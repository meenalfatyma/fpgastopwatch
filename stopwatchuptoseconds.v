==> flow/design.v <==
`timescale 1ns / 1ps
module stopwatchuptoseconds(
    input clk,
    input rst,
    input start,
    output reg [6:0] sseg_data,
    output reg dp,
    output reg [7:0] ssg_ctrl
);
reg [3:0] seconds10;
reg [3:0] seconds1;
reg [3:0] minutes10; 
reg [3:0]minutes1;
reg [3:0] hours10;
reg [3:0] hours1; 
reg [63:0] count; 
wire clk_out;
always @ (posedge clk or posedge rst) begin
    if (rst)
        count <= 0;
    else if (count == 100000000) 
	 begin
        count <= 0;
	end
    else if (start) 
        count <= count + 1;
end
assign clk_out = (count == 100000000) ? 1'b1 : 1'b0; 
always @ (posedge clk or posedge rst) begin
    if (rst) begin
        seconds10 <= 0;
        seconds1 <= 0;
        minutes10 <= 0;
        minutes1 <= 0;
        hours10 <= 0;
        hours1 <= 0;
    end else if (clk_out) begin
            if (seconds10 == 9) begin
                seconds10 <= 0;
                if (seconds1 == 5) begin
                    seconds1 <= 0;
                    if (minutes10 == 9) begin
                        minutes10 <= 0;
                        if (minutes1 == 5) begin
                            minutes1 <= 0;
                            if (hours10 == 9) begin
                                hours10 <= 0;
                                if (hours1 == 9)
                                    hours1 <= 0;
                                else
                                    hours1 <= hours1 + 1;
                            end else
                                hours10 <= hours10 + 1;
                        end else
                            minutes1 <= minutes1 + 1;
                    end else
                        minutes10 <= minutes10 + 1;
                end else
                    seconds1 <= seconds1 + 1;
            end else
                seconds10 <= seconds10 + 1;
    end
end
reg [27:0] counter; 
always @ (posedge clk or posedge rst) begin
    if (rst)
        counter <= 0;
    else
        counter <= counter + 1;
end
reg [6:0] sseg;
always @ (*) begin
    case(counter[16:14])
        3'b000: begin
            ssg_ctrl = 8'b11111111;
            dp = 1'b1;
        end
        3'b001: begin 
            ssg_ctrl = 8'b11111111;
            dp = 1'b1;
        end
        3'b010: begin
		              sseg = seconds10;
            ssg_ctrl = 8'b11111011;
            dp = 1'b1;
        end
        3'b011: begin
		              sseg = seconds1;
            ssg_ctrl = 8'b11110111;
            dp = 1'b1;
        end
        3'b100: begin
		              sseg = minutes10;
            ssg_ctrl = 8'b11101111;
            dp = 1'b0;
        end
        3'b101: begin
		              sseg = minutes1;
            ssg_ctrl = 8'b11011111;
            dp = 1'b1;
        end
        3'b110: begin
            sseg = hours10;
            ssg_ctrl = 8'b10111111;
            dp = 1'b0;
        end
        3'b111: begin
		              sseg = hours1;
            ssg_ctrl = 8'b01111111;
            dp = 1'b1;
        end
    endcase
    case(sseg) 
        4'd0 : sseg_data = 7'b1000000;
        4'd1 : sseg_data = 7'b1111001;
        4'd2 : sseg_data = 7'b0100100;
        4'd3 : sseg_data = 7'b0110000;
        4'd4 : sseg_data = 7'b0011001;
        4'd5 : sseg_data = 7'b0010010;
        4'd6 : sseg_data = 7'b0000010;
        4'd7 : sseg_data = 7'b1111000;
        4'd8 : sseg_data = 7'b0000000; 
        4'd9 : sseg_data = 7'b0010000;
        default : sseg_data = 7'b0111111;
    endcase
end
endmodule
From RTL to reports: stopwatchuptoseconds. What the tools print for stopwatchuptoseconds, step after step. Lines are those of the file above, counted from 1. Library cell names are shortened. Not given: -

Design top: stopwatchuptoseconds. Clock: clk. Cell library: sky130hd. Library corner: tt_025C_1v80.

After elaboration. Counts by Yosys on the flattened word-level netlist (proc, flatten, opt, wreduce; memories kept). Register bits leave out memories and registers merged into their read ports (data or address). Print and check cells are left out. Cells with the same type and inputs are merged into one. Yosys's memory passes give these memory sizes; they may raise the number of words (mostly to a power of two), join words into wider ones and drop unused or constant bits.

The figure for flip-flop bits (word level) is 116. For bits in read-only memories the number is 112. The figure for memories is 1. For bits of input ports the number is 3. Output and inout bits: 16. For elaborated cells the number is 55.

Memory list: (name not given) (depth 16, width 7, read ports 1, wr ports 0, RTL line 113) `case(sseg)`.

Add/subtract/negate cells: 8. The entry for equal/unequal tests reads 14. The entry for multiplexer cells reads 13. Under reduce/logical cells stands 11.

Operator list (number): two-way mux 64 bit (2); adder 64 x 1 -> 64 bit (second input constant) (1); equality test 64 x 27 -> 1 bit (second input constant) (1); case mux 8 bit (select 7 bit) (1); adder 28 x 1 -> 28 bit (second input constant) (1); adder 4 x 1 -> 4 bit (second input constant) (6); two-way mux 4 bit (6); case mux 4 bit (select 5 bit) (1); equality test 4 bit (second input constant) (4); equality test 3 bit (second input constant) (4); equality test 4 x 3 -> 1 bit (second input constant) (2); two-way mux 7 bit (1); equality test 3 x 2 -> 1 bit (second input constant) (2); AND reduction 6 bit (1); OR reduction 6 bit (1); AND reduction 5 bit (1); OR reduction 2 bit (2); AND reduction 4 bit (1); equality test 3 x 1 -> 1 bit (second input constant) (1); zero test 3 bit (1); AND reduction 3 bit (1); zero test 3 bit (first input constant) (1); AND reduction 2 bit (1); nonzero test 2 bit (1); case mux 1 bit (select 2 bit) (1); two-way mux 1 bit (1).

Logic depth. Yosys ltp: most cells in a row. Word level: on the elaborated netlist, between registers, memories and ports. Mapped: between sequential cells and ports; inverters and the memories' decode and read muxes count.

The figure for word-level depth is 3. The entry for ABC_AREA reads 0. For mapped depth the number is 9. The figure for gate-level depth less buffers is 8.

Synthesis result. The flow's flattened synthesis, as Yosys stat reports it; memories are mapped. The netlist is that of the ABC_AREA named above (0 if unset); the other value can give another one. Totals and module areas in this step are rounded.

Cells by type: dfrtp_1 (number 105, area in all 2627.52 um^2); xnor2_1 (number 49, area in all 429.162 um^2); xor2_1 (number 39, area in all 341.578 um^2); nand2_1 (number 55, area in all 206.448 um^2); nand4_1 (number 33, area in all 206.448 um^2); nand3_1 (number 31, area in all 155.149 um^2); nor2_1 (number 37, area in all 138.883 um^2); nor4_1 (number 18, area in all 112.608 um^2); and3_1 (number 14, area in all 87.584 um^2); nor3_1 (number 17, area in all 85.082 um^2); nor4_4 (number 4, area in all 85.082 um^2); and4_1 (number 9, area in all 78.826 um^2); inv_1 (number 21, area in all 78.826 um^2); ha_1 (number 6, area in all 75.072 um^2); nor4b_1 (number 8, area in all 70.067 um^2); mux4_2 (number 3, area in all 67.565 um^2); o21ai_0 (number 13, area in all 65.062 um^2); nor3b_1 (number 7, area in all 52.55 um^2).

Not listed: further types 31, cells in them 91.

The entry for mapped cells reads 560. The figure for cell area after synthesis is 0.005578 mm^2. Sequential part of the area: 0.002628 mm^2. For mapped flip-flops the number is 105. The entry for buffer cells reads 20.

Path before layout. Source: OpenSTA report_checks on the synthesized netlist (no wires, ideal clock, input and output delay 20% of the period each), path of least setup slack; recovery checks are left aside. Register names are those of the netlist, which keeps one name where synthesis merged equal registers.

Path type: register to output. From: reg counter[14]. To: out sseg_data[3]. The entry for clock period reads 3.64 ns. The entry for output delay reads 0.728 ns. The entry for time at the first pin reads 0.000 ns. The figure for arrival is 1.973 ns. Data required time: 2.912 ns. The figure for setup slack is 0.939 ns. Path delay: 1.973 ns. Under driving pins on the path stands 8. The figure for path buffers is 1. The figure for synthesis period reached is 2.701 ns.

"path delay" = arrival - input delay + setup time. A path that ends at an output port has no setup time. "driving pins on the path": output pins that drive a net of the path, with the launching flip-flop's if there is one; two outputs of one cell count as two. "synthesis period reached" = period - worst setup slack (recovery checks aside). The figure is calculated, with input and output delays left at 20% of the set period. The rows between start and end are the longest chain of elaborated cells between them; the timing report does not say that the signal goes this way. Where chains are equally long, one stands for them. Each line given opens the expression or statement behind the cell; cells for indexed reads and writes are added by Yosys, which also makes memories of some case tables. The chain passes a memory read, where the word-level depth is cut; so it can be longer than that depth.

Path through: dfrtp_1 > clkbuf_1 > nand2_1 > mux2i_1 > o21ai_0 > inv_1 > ha_1 > o221ai_1. The entry for length of the longest elaborated chain reads 4. Elaborated cells between the ends (all ways): 8. The entry for source lines of those cells reads 2. Those cells by class: eq/ne: 5; mux: 2; memory: 1.

Ends and longest elaborated chain, post-synthesis: start: declaration (RTL line 64) `reg [27:0] counter;`; start: assignment (RTL line 67) `counter <= 0;`; start: assignment (RTL line 69) `counter <= counter + 1;`; equality test 3 bit (RTL line 73) `case(counter[16:14])`; case mux 4 bit (select 5 bit) (RTL line 73); memory read (16 x 7 bit) (RTL line 113) `case(sseg)`; two-way mux 7 bit (RTL line 113); end: declaration (RTL line 6) `output reg [6:0] sseg_data,`.

Worst path after layout. From the final timing report of entry A: the path of least setup slack in the routed layout; clock arrival at registers is part of the times.

Path type: register to output. From: reg counter[15]. To: out sseg_data[3]. The entry for clock period reads 4.72 ns. The entry for output delay reads 0.94 ns. The entry for time at the first pin reads 0.36 ns. The figure for arrival is 2.73 ns. Data required time: 3.78 ns. The figure for setup slack is 1.05 ns. Under driving pins on the path stands 8. The figure for path buffers is 1.

The rows between start and end are the longest chain of elaborated cells between them; the timing report does not say that the signal goes this way. Where chains are equally long, one stands for them. The chain passes a memory read, where the word-level depth is cut; so it can be longer than that depth.

Path through: dfrtp_2 > mux4_2 > nand2_1 > o21ai_2 > inv_1 > ha_1 > o221ai_1 > clkdlybuf4s50_1. The entry for length of the longest elaborated chain reads 4. Elaborated cells between the ends (all ways): 8. The entry for source lines of those cells reads 2. Those cells by class: eq/ne: 5; mux: 2; memory: 1.

Ends and longest elaborated chain, post-layout: start: declaration (RTL line 64) `reg [27:0] counter;`; start: assignment (RTL line 67) `counter <= 0;`; start: assignment (RTL line 69) `counter <= counter + 1;`; equality test 3 bit (RTL line 73) `case(counter[16:14])`; case mux 4 bit (select 5 bit) (RTL line 73); memory read (16 x 7 bit) (RTL line 113) `case(sseg)`; two-way mux 7 bit (RTL line 113); end: declaration (RTL line 6) `output reg [6:0] sseg_data,`.

==> results <==
Measured data: module stopwatchuptoseconds, platform sky130hd, 2 stored runs of the flow under differing settings, order arbitrary. Input and output delays are each 20% of the period that was set; the output load is 0.01 pF. "clock period reached" is the run's clock period less its worst setup slack. It is reckoned from that one timing run; input and output delays stay at 20% of the period that was set. "time used up by the worst setup path": the worst setup path's part of the clock period (all of it between registers, 20% less for each end at a port) less its slack. A launch clock that arrives late makes it longer, a capture clock that arrives late makes it shorter. "total power after layout": no workload was simulated; the value follows from the tool's default switching activity. The results are shown rounded.

Entry A has these settings: period_ns 4.72; CORE_UTILIZATION 45; SETUP_SLACK_MARGIN 0.88; PLACE_DENSITY 0.41; CORE_MARGIN 3; CELL_PAD_IN_SITES_GLOBAL_PLACEMENT 3; CELL_PAD_IN_SITES_DETAIL_PLACEMENT 2; ABC_AREA 0; CTS_CLUSTER_SIZE 99; CAP_MARGIN 20; SLEW_MARGIN 20. The worst slack on setup checks reads 1.050 ns. For the utilization after layout the run shows 0.518. The clock period reached stands at 3.669 ns. The total power after layout stands at 1858 µW. The total negative setup slack stands at 0.000 ns. The standard-cell area after layout stands at 0.006252 mm^2. The measured overall die area is 0.01377 mm^2. For the time used up by the worst setup path the run shows 2.73 ns. Worst setup path kind: register to output. The chip area after synthesis (Yosys) reads 0.005578 mm^2. The smallest hold slack stands at 0.477 ns.

Entry B has these settings: period_ns 4.35; CORE_UTILIZATION 32; SETUP_SLACK_MARGIN 0.33; PLACE_DENSITY 0.76; CORE_ASPECT_RATIO 0.77; CORE_MARGIN 6; CELL_PAD_IN_SITES_DETAIL_PLACEMENT 2; CTS_CLUSTER_DIAMETER 332; CAP_MARGIN 20; MIN_ROUTING_LAYER met1; SLEW_MARGIN 20. The worst slack on setup checks reads 0.457 ns. For the utilization after layout the run shows 0.376. The clock period reached stands at 3.893 ns. The total power after layout stands at 2109 µW. The total negative setup slack stands at 0.000 ns. The standard-cell area after layout stands at 0.006286 mm^2. The measured overall die area is 0.02077 mm^2. For the time used up by the worst setup path the run shows 3.02 ns. Worst setup path kind: register to output. The chip area after synthesis (Yosys) reads 0.005578 mm^2. The smallest hold slack stands at 0.472 ns.
